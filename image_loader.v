==> flow/design.v <==
module image_loader #(
    parameter IMAGE_WIDTH = 224,
    parameter IMAGE_HEIGHT = 224,
    parameter CHANNELS = 3
)(
    input wire clk,
    input wire rst,
    input wire start,
    output reg [19:0] sdram_addr,
    inout wire [31:0] sdram_data,
    output reg sdram_we_n,
    output reg sdram_cs_n,
    output reg sdram_ras_n,
    output reg sdram_cas_n,
    output reg [7:0] pixel_data,
    output reg [19:0] pixel_addr,
    output reg pixel_we,
    output reg done
);
    localparam BASE_ADDR = 20'h00000;
    localparam BURST_LEN = 8;
    localparam IDLE = 3'd0;
    localparam INIT = 3'd1;
    localparam READ_CMD = 3'd2;
    localparam READ_DATA = 3'd3;
    localparam WAIT_NEXT = 3'd4;
    localparam FINISH = 3'd5;
    reg [2:0] state, next_state;
    reg [19:0] mem_addr;
    reg [19:0] pixel_cnt;
    reg [2:0] burst_cnt;
    reg [31:0] pixel_buffer;
    reg [1:0] byte_cnt;
    always @(posedge clk or posedge rst) begin
        if (rst) begin
            state <= IDLE;
        end else begin
            state <= next_state;
        end
    end
    always @(*) begin
        next_state = state;
        case (state)
            IDLE: begin
                if (start)
                    next_state = INIT;
            end
            INIT: begin
                next_state = READ_CMD;
            end
            READ_CMD: begin
                next_state = READ_DATA;
            end
            READ_DATA: begin
                if (burst_cnt == BURST_LEN-1)
                    next_state = WAIT_NEXT;
            end
            WAIT_NEXT: begin
                if (pixel_cnt >= IMAGE_WIDTH*IMAGE_HEIGHT*CHANNELS)
                    next_state = FINISH;
                else
                    next_state = READ_CMD;
            end
            FINISH: begin
                next_state = IDLE;
            end
            default: next_state = IDLE;
        endcase
    end
    always @(posedge clk or posedge rst) begin
        if (rst) begin
            sdram_addr <= 20'h0;
            sdram_we_n <= 1'b1;
            sdram_cs_n <= 1'b1;
            sdram_ras_n <= 1'b1;
            sdram_cas_n <= 1'b1;
            pixel_data <= 8'h0;
            pixel_addr <= 20'h0;
            pixel_we <= 1'b0;
            done <= 1'b0;
            mem_addr <= BASE_ADDR;
            pixel_cnt <= 20'h0;
            burst_cnt <= 3'h0;
            byte_cnt <= 2'h0;
            pixel_buffer <= 32'h0;
        end else begin
            case (state)
                IDLE: begin
                    sdram_cs_n <= 1'b1;
                    pixel_we <= 1'b0;
                    done <= 1'b0;
                    if (start) begin
                        mem_addr <= BASE_ADDR;
                        pixel_cnt <= 20'h0;
                    end
                end
                INIT: begin
                    sdram_cs_n <= 1'b1;
                    pixel_we <= 1'b0;
                end
                READ_CMD: begin
                    sdram_addr <= mem_addr;
                    sdram_cs_n <= 1'b0;
                    sdram_ras_n <= 1'b0;
                    sdram_cas_n <= 1'b0;
                    sdram_we_n <= 1'b1;   
                    burst_cnt <= 3'h0;
                    byte_cnt <= 2'h0;
                end
                READ_DATA: begin
                    burst_cnt <= burst_cnt + 1'b1;
                    pixel_buffer <= sdram_data;
                    case (byte_cnt)
                        2'h0: begin
                            pixel_data <= pixel_buffer[7:0];
                            pixel_addr <= pixel_cnt;
                            pixel_we <= 1'b1;
                            pixel_cnt <= pixel_cnt + 1'b1;
                            byte_cnt <= 2'h1;
                        end
                        2'h1: begin
                            pixel_data <= pixel_buffer[15:8];
                            pixel_addr <= pixel_cnt;
                            pixel_we <= 1'b1;
                            pixel_cnt <= pixel_cnt + 1'b1;
                            byte_cnt <= 2'h2;
                        end
                        2'h2: begin
                            pixel_data <= pixel_buffer[23:16];
                            pixel_addr <= pixel_cnt;
                            pixel_we <= 1'b1;
                            pixel_cnt <= pixel_cnt + 1'b1;
                            byte_cnt <= 2'h3;
                        end
                        2'h3: begin
                            pixel_data <= pixel_buffer[31:24];
                            pixel_addr <= pixel_cnt;
                            pixel_we <= 1'b1;
                            pixel_cnt <= pixel_cnt + 1'b1;
                            byte_cnt <= 2'h0;
                        end
                    endcase
                end
                WAIT_NEXT: begin
                    sdram_cs_n <= 1'b1;
                    pixel_we <= 1'b0;
                    mem_addr <= mem_addr + (BURST_LEN * 4);  
                end
                FINISH: begin
                    done <= 1'b1;
                    pixel_we <= 1'b0;
                    sdram_cs_n <= 1'b1;
                end
            endcase
        end
    end
endmodule 
[Step by step through the tools: image_loader]
The steps from the RTL of image_loader to its reports follow in flow order.
Line numbers count from 1 in the design file above.
Operators: Yosys type, input widths -> output width; for muxes data width and select width s.
A cell with -- has no value.
Inputs
  top module: image_loader
  clock input: clk
  standard-cell library: sky130hd
  library corner: tt_025C_1v80

[Word-level counts]
Counts by Yosys on the flattened word-level netlist (proc, flatten, opt, wreduce; memories kept). Register bits leave out memories and registers merged into their read ports (data or address). Print and check cells are left out. Cells with the same type and inputs are merged into one.
Bit counts
  bits in registers: 132
  word-level cells: 58
Cells by class
  add/subtract/negate cells: 3
  order comparisons: 1
  equal/unequal tests: 11
  mux-type cells: 17
  reduce/logical cells: 13
Operator list (number)
  $pmux 20 s2: 2
  $mux 20: 3
  $pmux 8 s4: 1
  $add 20x1->20 const B: 1
  $ge 20x18->1 const B: 1
  $add 20x6->20 const B: 1
  $pmux 3 s5: 1
  $reduce_bool 2->1: 6
  $eq 3x3->1 const B: 3
  $mux 3: 3
  $reduce_or 4->1: 2
  $pmux 2 s4: 1
  $reduce_and 2->1: 3
  $eq 3x2->1 const B: 2
  $pmux 3 s2: 1
  $pmux 1 s2: 3
  $eq 2x2->1 const B: 2
  $ne 2x2->1 const B: 2
  $pmux 2 s2: 1
  $add 3x1->3 const B: 1
  $eq 3x1->1 const B: 1
  $logic_not 3->1: 1
  $eq 2x1->1 const B: 1
  $logic_not 2->1: 1
  $mux 1: 1

[Longest topological paths]
Yosys ltp: most cells in a row. Word level: on the elaborated netlist, between registers, memories and ports. Mapped: between sequential cells and ports; inverters and the memories' decode and read muxes count.
Logic depth
  word-level depth: 4
  ABC_AREA: 0
  mapped depth: 6
  gate-level depth less buffers: 5

[Netlist]
Yosys stat after the flow's synthesis: flattened, memories mapped to cells. It holds for the ABC_AREA given above (unset counts as 0); a run with the other value may have another netlist.
Cell types
  sky130_fd_sc_hd__dfrtp_1: number 123, total area 3.08E+03 um^2
  sky130_fd_sc_hd__mux2_2: number 69, total area 776.995 um^2
  sky130_fd_sc_hd__dfstp_2: number 4, total area 105.101 um^2
  sky130_fd_sc_hd__nor2_1: number 26, total area 97.594 um^2
  sky130_fd_sc_hd__nand2_1: number 24, total area 90.086 um^2
  sky130_fd_sc_hd__a222oi_1: number 8, total area 80.077 um^2
  sky130_fd_sc_hd__xnor2_1: number 9, total area 78.826 um^2
  sky130_fd_sc_hd__a21oi_1: number 15, total area 75.072 um^2
  sky130_fd_sc_hd__buf_4: number 9, total area 67.565 um^2
  sky130_fd_sc_hd__ha_1: number 5, total area 62.56 um^2
  sky130_fd_sc_hd__a22o_1: number 7, total area 61.309 um^2
  sky130_fd_sc_hd__clkbuf_1: number 15, total area 56.304 um^2
  sky130_fd_sc_hd__nand4_1: number 9, total area 56.304 um^2
  sky130_fd_sc_hd__o21ai_0: number 11, total area 55.053 um^2
  sky130_fd_sc_hd__a31oi_1: number 8, total area 50.048 um^2
  sky130_fd_sc_hd__nand3_1: number 10, total area 50.048 um^2
  sky130_fd_sc_hd__or3_1: number 8, total area 50.048 um^2
  sky130_fd_sc_hd__inv_1: number 12, total area 45.043 um^2
Not listed: further types 26, cells in them 64.
Mapped netlist
  standard cells after synthesis: 436
  chip area (Yosys): 5398.9 um^2
  area of sequential cells: 3183.1 um^2
  flip-flops: 127
  buffer cells: 28

[Path before layout]
Path of least setup slack by OpenSTA after synthesis, without wires, with an ideal clock, recovery checks aside; 20% of the period is set as input and as output delay. Where synthesis merged equal registers, the netlist keeps one of their names.
Path post-synthesis
  kind: reg-to-reg
  start point: reg state
  end point: reg mem_addr[19]
  period: 2.48 ns
  time at the first pin: 0.000 ns
  arrival time: 1.764 ns
  data required time: 2.403 ns
  setup slack: 0.638 ns
  path delay: 1.841 ns
  stages on the path: 6
  path buffers: 1
  synthesis period reached: 1.842 ns
"path delay" = arrival - input delay + setup time.
"stages on the path": output pins that drive a net of the path, with the launching flip-flop's if there is one; two outputs of one cell count as two.
"synthesis period reached" is the clock period less the worst setup slack; recovery checks do not enter. This is arithmetic on one report: input and output delays are still those of the set period (20% each).
Where an end lacks its bit number, it is one bit of the signal, or one of the new flip-flops if synthesis recoded a state register.
A register here has more assigning lines than the two given.
On the way, post-synthesis
  cell sequence: sky130_fd_sc_hd__dfstp_2 -> sky130_fd_sc_hd__buf_4 -> sky130_fd_sc_hd__mux2i_1 -> sky130_fd_sc_hd__or3_1 -> sky130_fd_sc_hd__or4_1 -> sky130_fd_sc_hd__a21oi_1
RTL lines, path post-synthesis
  start: declaration: line 28  | reg [2:0] state, next_state;
  start: assignment: line 36  | state <= IDLE;
  start: assignment: line 38  | state <= next_state;
  end: assignment: line 81  | mem_addr <= BASE_ADDR;
  end: assignment: line 147  | mem_addr <= mem_addr + (BURST_LEN * 4);
  end: declaration: line 29  | reg [19:0] mem_addr;
No chain of elaborated cells between the ends is given.

Wiki page: image_loader / flow data

Top module image_loader; platform sky130hd; tools Yosys and OpenROAD; 2 stored runs in no particular order. Input and output delays are each 20% of the period that was set; the output load is 0.01 pF.

settings of run A
{
  "period_ns": 3.25,
  "CORE_UTILIZATION": 54,
  "SETUP_SLACK_MARGIN": 0.04,
  "PLACE_DENSITY_LB_ADDON": 0.27,
  "CORE_ASPECT_RATIO": 0.91,
  "CELL_PAD_IN_SITES_DETAIL_PLACEMENT": 1,
  "TNS_END_PERCENT": 90,
  "ABC_AREA": 0,
  "GPL_ROUTABILITY_DRIVEN": 1,
  "CTS_CLUSTER_SIZE": 34,
  "CTS_CLUSTER_DIAMETER": 29,
  "CAP_MARGIN": 35,
  "MAX_ROUTING_LAYER": "met5",
  "CORE_MARGIN": 2,
  "SLEW_MARGIN": 20
}
report of run A: did not finish, route, RSZ-0074

settings of run B
{
  "period_ns": 3.47,
  "CORE_UTILIZATION": 31,
  "SETUP_SLACK_MARGIN": 0.47,
  "PLACE_DENSITY_LB_ADDON": 0.15,
  "CORE_ASPECT_RATIO": 0.58,
  "ABC_AREA": 1,
  "GPL_ROUTABILITY_DRIVEN": 0,
  "CTS_CLUSTER_SIZE": 71,
  "SLEW_MARGIN": 15,
  "CAP_MARGIN": 20,
  "CORE_MARGIN": 2
}
report of run B: did not finish, route, RSZ-0074
